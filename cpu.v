==> flow/design.v <==
module	cpu(
	input clk,
	input rst,
	output mem_re,
	output mem_we,
	output reg [AWIDTH-2:0] memaddr,
	input [DWIDTH-1:0]  rmemdata,
	output [DWIDTH-1:0] wmemdata
);
parameter AWIDTH = 16;
parameter DWIDTH = 16;
reg [AWIDTH-2:0] pc;
reg [AWIDTH-2:0] nextpc;
always @(rst or pc)
begin
	nextpc = pc + 1;
end
reg [3:0] state;
reg [3:0] nextstate;
always @(rst or state)
begin
	if (rst)
		nextstate = 3'd0;
	else if (state == 3'd0)
		nextstate = 3'd1;
	else if (state == 3'd1)
		nextstate = 3'd2;
	else
		nextstate = 3'd1;
end
assign mem_we = (nextstate == 3'd4);
assign mem_re = ((nextstate == 3'd1) || (nextstate == 3'd3));
always @(nextstate or pc or nextpc)
begin
	case (nextstate)
		3'd0: memaddr = pc;
		3'd1: memaddr = pc;
		3'd2: memaddr = 15'bxxxxxxxxxxxxxxx;
		default: memaddr = 15'bxxxxxxxxxxxxxxx;
	endcase
end
reg [DWIDTH-1:0] ir;
always @(posedge clk)
begin
	state <= nextstate;
	case (nextstate)
		3'd0: begin
			pc <= 0;
		end
		3'd1: begin
			pc <= nextpc;
		end
		3'd2: begin
			ir <= rmemdata;
		end
	endcase
end
always @(ir or state)
begin
	case (state)
		3'd2: begin
			case (ir[3:0])
				4'b0: begin  
				end
				default: begin  
				end
			endcase
		end
		default: begin
		end
	endcase
end
endmodule 
# Tool chain data of cpu
# What the tools print for cpu, step after step.
# Lines are those of the file above, counted from 1.
# Operators carry their Yosys type and port widths (W data, S select, Z words).
# Cell names lack the library's common part.
# A cell with n/a has no value.
# inputs
design,cpu
clock,clk
library,sky130hd
corner,tt_025C_1v80

# Elaborated design
# Source: Yosys, flattened and elaborated, memories not mapped. Widths are those after wreduce. Registers that Yosys merges into a memory's read port (data or address) are not register bits. Print and check cells do not count.
# bits
input_bits,18
regBits,17
# op_classes
reduce_logical,5
addsub,1
mux,5
equal,5
# ops
op,count
$pmux W15 S2,1
$add A15 B1 Y15 const B,1
$mux W15,1
$logic_not A4 Y1,2
$eq A2 B1 Y1 const B,3
$mux W2,3
$eq A2 B3 Y1 const B,1
$eq A2 B2 Y1 const B,1
$reduce_bool A2 Y1,1
$reduce_or A2 Y1,1
$logic_or A1 B1 Y1,1

# Longest topological paths
# Depth = most cells in a row (Yosys ltp): at word level without a register or memory, in the mapped netlist without a sequential cell, where the memories' decode and read muxes count.
# depth
ltp_word,7
ABC_AREA,0
mapped_depth,4
ltp_nobuf,4

# After synthesis
# Source: synth_stat.txt of the flow (Yosys; design flattened, memories mapped). It holds for the ABC_AREA given above (unset counts as 0); a run with the other value may have another netlist.
# by_type
cell_type,count,type_area_um2
edfxtp_1,15,450.432
buf_4,17,127.622
dfxtp_1,3,60.058
a21oi_1,8,40.038
or4_1,4,30.029
nand3_1,5,25.024
nand4_1,4,25.024
or3_1,4,25.024
o31ai_1,3,22.522
mux2i_1,2,20.019
o21ai_0,4,20.019
inv_1,5,18.768
nor2_1,5,18.768
or3b_2,2,17.517
xnor2_1,2,17.517
nand3b_1,2,15.014
ha_1,1,12.512
nand2b_1,2,12.512
# Other cell types: 8; their cells: 11.
# synth_totals
area_um2,1029.7
cells,99
ffs,18
seq_area_um2,510.5
n_buf,18

# Timing after synthesis
# OpenSTA on the mapped netlist: ideal clock, no wires. The path of least setup slack (recovery checks aside). Input and output delay are each 20% of the period. Register names are those of the netlist, which keeps one name where synthesis merged equal registers.
# synth_timing
kind,reg2reg
start,register pc[0]
end,register pc[12]
driving_pins,5
n_path_buf,0
path_delay_ns,1.595
setup_ns,0.147
launch_ns,0.000
t_required_ns,1.863
arrival_time_ns,1.448
tclk_ns,2.01
setup_slack_ns,0.415
synth_period_reached_ns,1.595
# "path_delay_ns" is the arrival time less input delay plus setup time.
# "driving_pins" counts driving pins, that of a launching flip-flop among them; a cell with two outputs on the path counts twice.
# "synth_period_reached_ns" is the clock period less the worst setup slack; recovery checks do not enter. This is arithmetic on one report: input and output delays are still those of the set period (20% each).
# The rows between start and end are the longest chain of elaborated cells between them; the timing report does not say that the signal goes this way. Where chains are equally long, one stands for them.
# Each line given opens the expression or statement behind the cell; cells for indexed reads and writes are added by Yosys, which also makes memories of some case tables.
# synth_between
cell_sequence,edfxtp_1 > ha_1 > nand4_1 > or4_1 > a21oi_1
elab_chain_cells,2
cells_between,2
cone_lines,2
cone_classes,add/sub: 1; mux: 1
# synth_rtl
item,line,rtl
start: declaration,12,reg [AWIDTH-2:0] pc;
start: assignment,48,pc <= 0;
start: assignment,51,pc <= nextpc;
$add A15 B1 Y15,16,nextpc = pc + 1;
$pmux W15 S2,46,case (nextstate)
end: assignment,48,
end: assignment,51,
end: declaration,12,

# Timing after layout
# Path of least setup slack in the final report of run A (OpenROAD, finished layout, wires in). Where an end is a register, its clock arrival counts in the times.
# layout_timing
kind,reg2reg
start,register pc[10]
end,register pc[12]
launch_ns,0.26
n_path_buf,0
arrival_time_ns,1.64
t_required_ns,1.60
setup_ns,0.13
tclk_ns,1.47
setup_slack_ns,-0.05
driving_pins,4
# The rows between start and end are the longest chain of elaborated cells between them; the timing report does not say that the signal goes this way. Where chains are equally long, one stands for them.
# layout_between
cell_sequence,edfxtp_1 > nand4_1 > or4_4 > a21oi_2
elab_chain_cells,2
cells_between,2
cone_lines,2
cone_classes,add/sub: 1; mux: 1
# layout_rtl
item,line,rtl
start: declaration,12,reg [AWIDTH-2:0] pc;
start: assignment,48,pc <= 0;
start: assignment,51,pc <= nextpc;
$add A15 B1 Y15,16,nextpc = pc + 1;
$pmux W15 S2,46,case (nextstate)
end: assignment,48,
end: assignment,51,
end: declaration,12,

# Settings and measured results of 2 stored flow runs for module cpu (sky130hd), not sorted in any way. The constraints put input and output delay at 20% of the set period each and load the outputs with 0.01 pF.
# "clock_period_reached_ns" is the run's clock period less its worst setup slack. It is reckoned from that one timing run; input and output delays stay at 20% of the period that was set.
# "worst_path_allowed_less_slack_ns" means the part of the period allowed to the worst setup path (the constraints hold back 20% at inputs and 20% at outputs) less its slack; where the path has registers, the arrival times of their clocks count too.
# "total_power_w" rests on the timing tool's default activity at the inputs, not on a simulated workload.
# Settings: -- = not set for that run.
# Among the results, -- means that no value is shown for the run.
item,run A,run B
period_ns,1.47,1.52
CORE_UTILIZATION,23,63
SETUP_SLACK_MARGIN,-0.02,-0.09
PLACE_DENSITY,0.75,--
CORE_ASPECT_RATIO,0.55,--
CELL_PAD_IN_SITES_GLOBAL_PLACEMENT,3,--
CELL_PAD_IN_SITES_DETAIL_PLACEMENT,1,--
GPL_ROUTABILITY_DRIVEN,0,--
CTS_CLUSTER_SIZE,86,40
CTS_CLUSTER_DIAMETER,346,158
CAP_MARGIN,0,10
MAX_ROUTING_LAYER,met4,--
CORE_MARGIN,2,2
SLEW_MARGIN,20,35
PLACE_DENSITY_LB_ADDON,--,0.12
TNS_END_PERCENT,--,80
GPL_TIMING_DRIVEN,--,0
synth_area_um2,1029.7,--
die_um2,5052.8,--
final_cell_area_um2,1591.5,--
utilization_pct,38.4,--
fin_ws_ns,-0.046,--
tns_setup_ns,-0.064,--
ws_hold_ns,0.299,--
total_power_w,0.001273,--
clock_period_reached_ns,1.516,--
worst_path_allowed_less_slack_ns,1.52,--
critical_path_kind,reg2reg,--
# Run B: no final report: routing broke off with DPL-0038
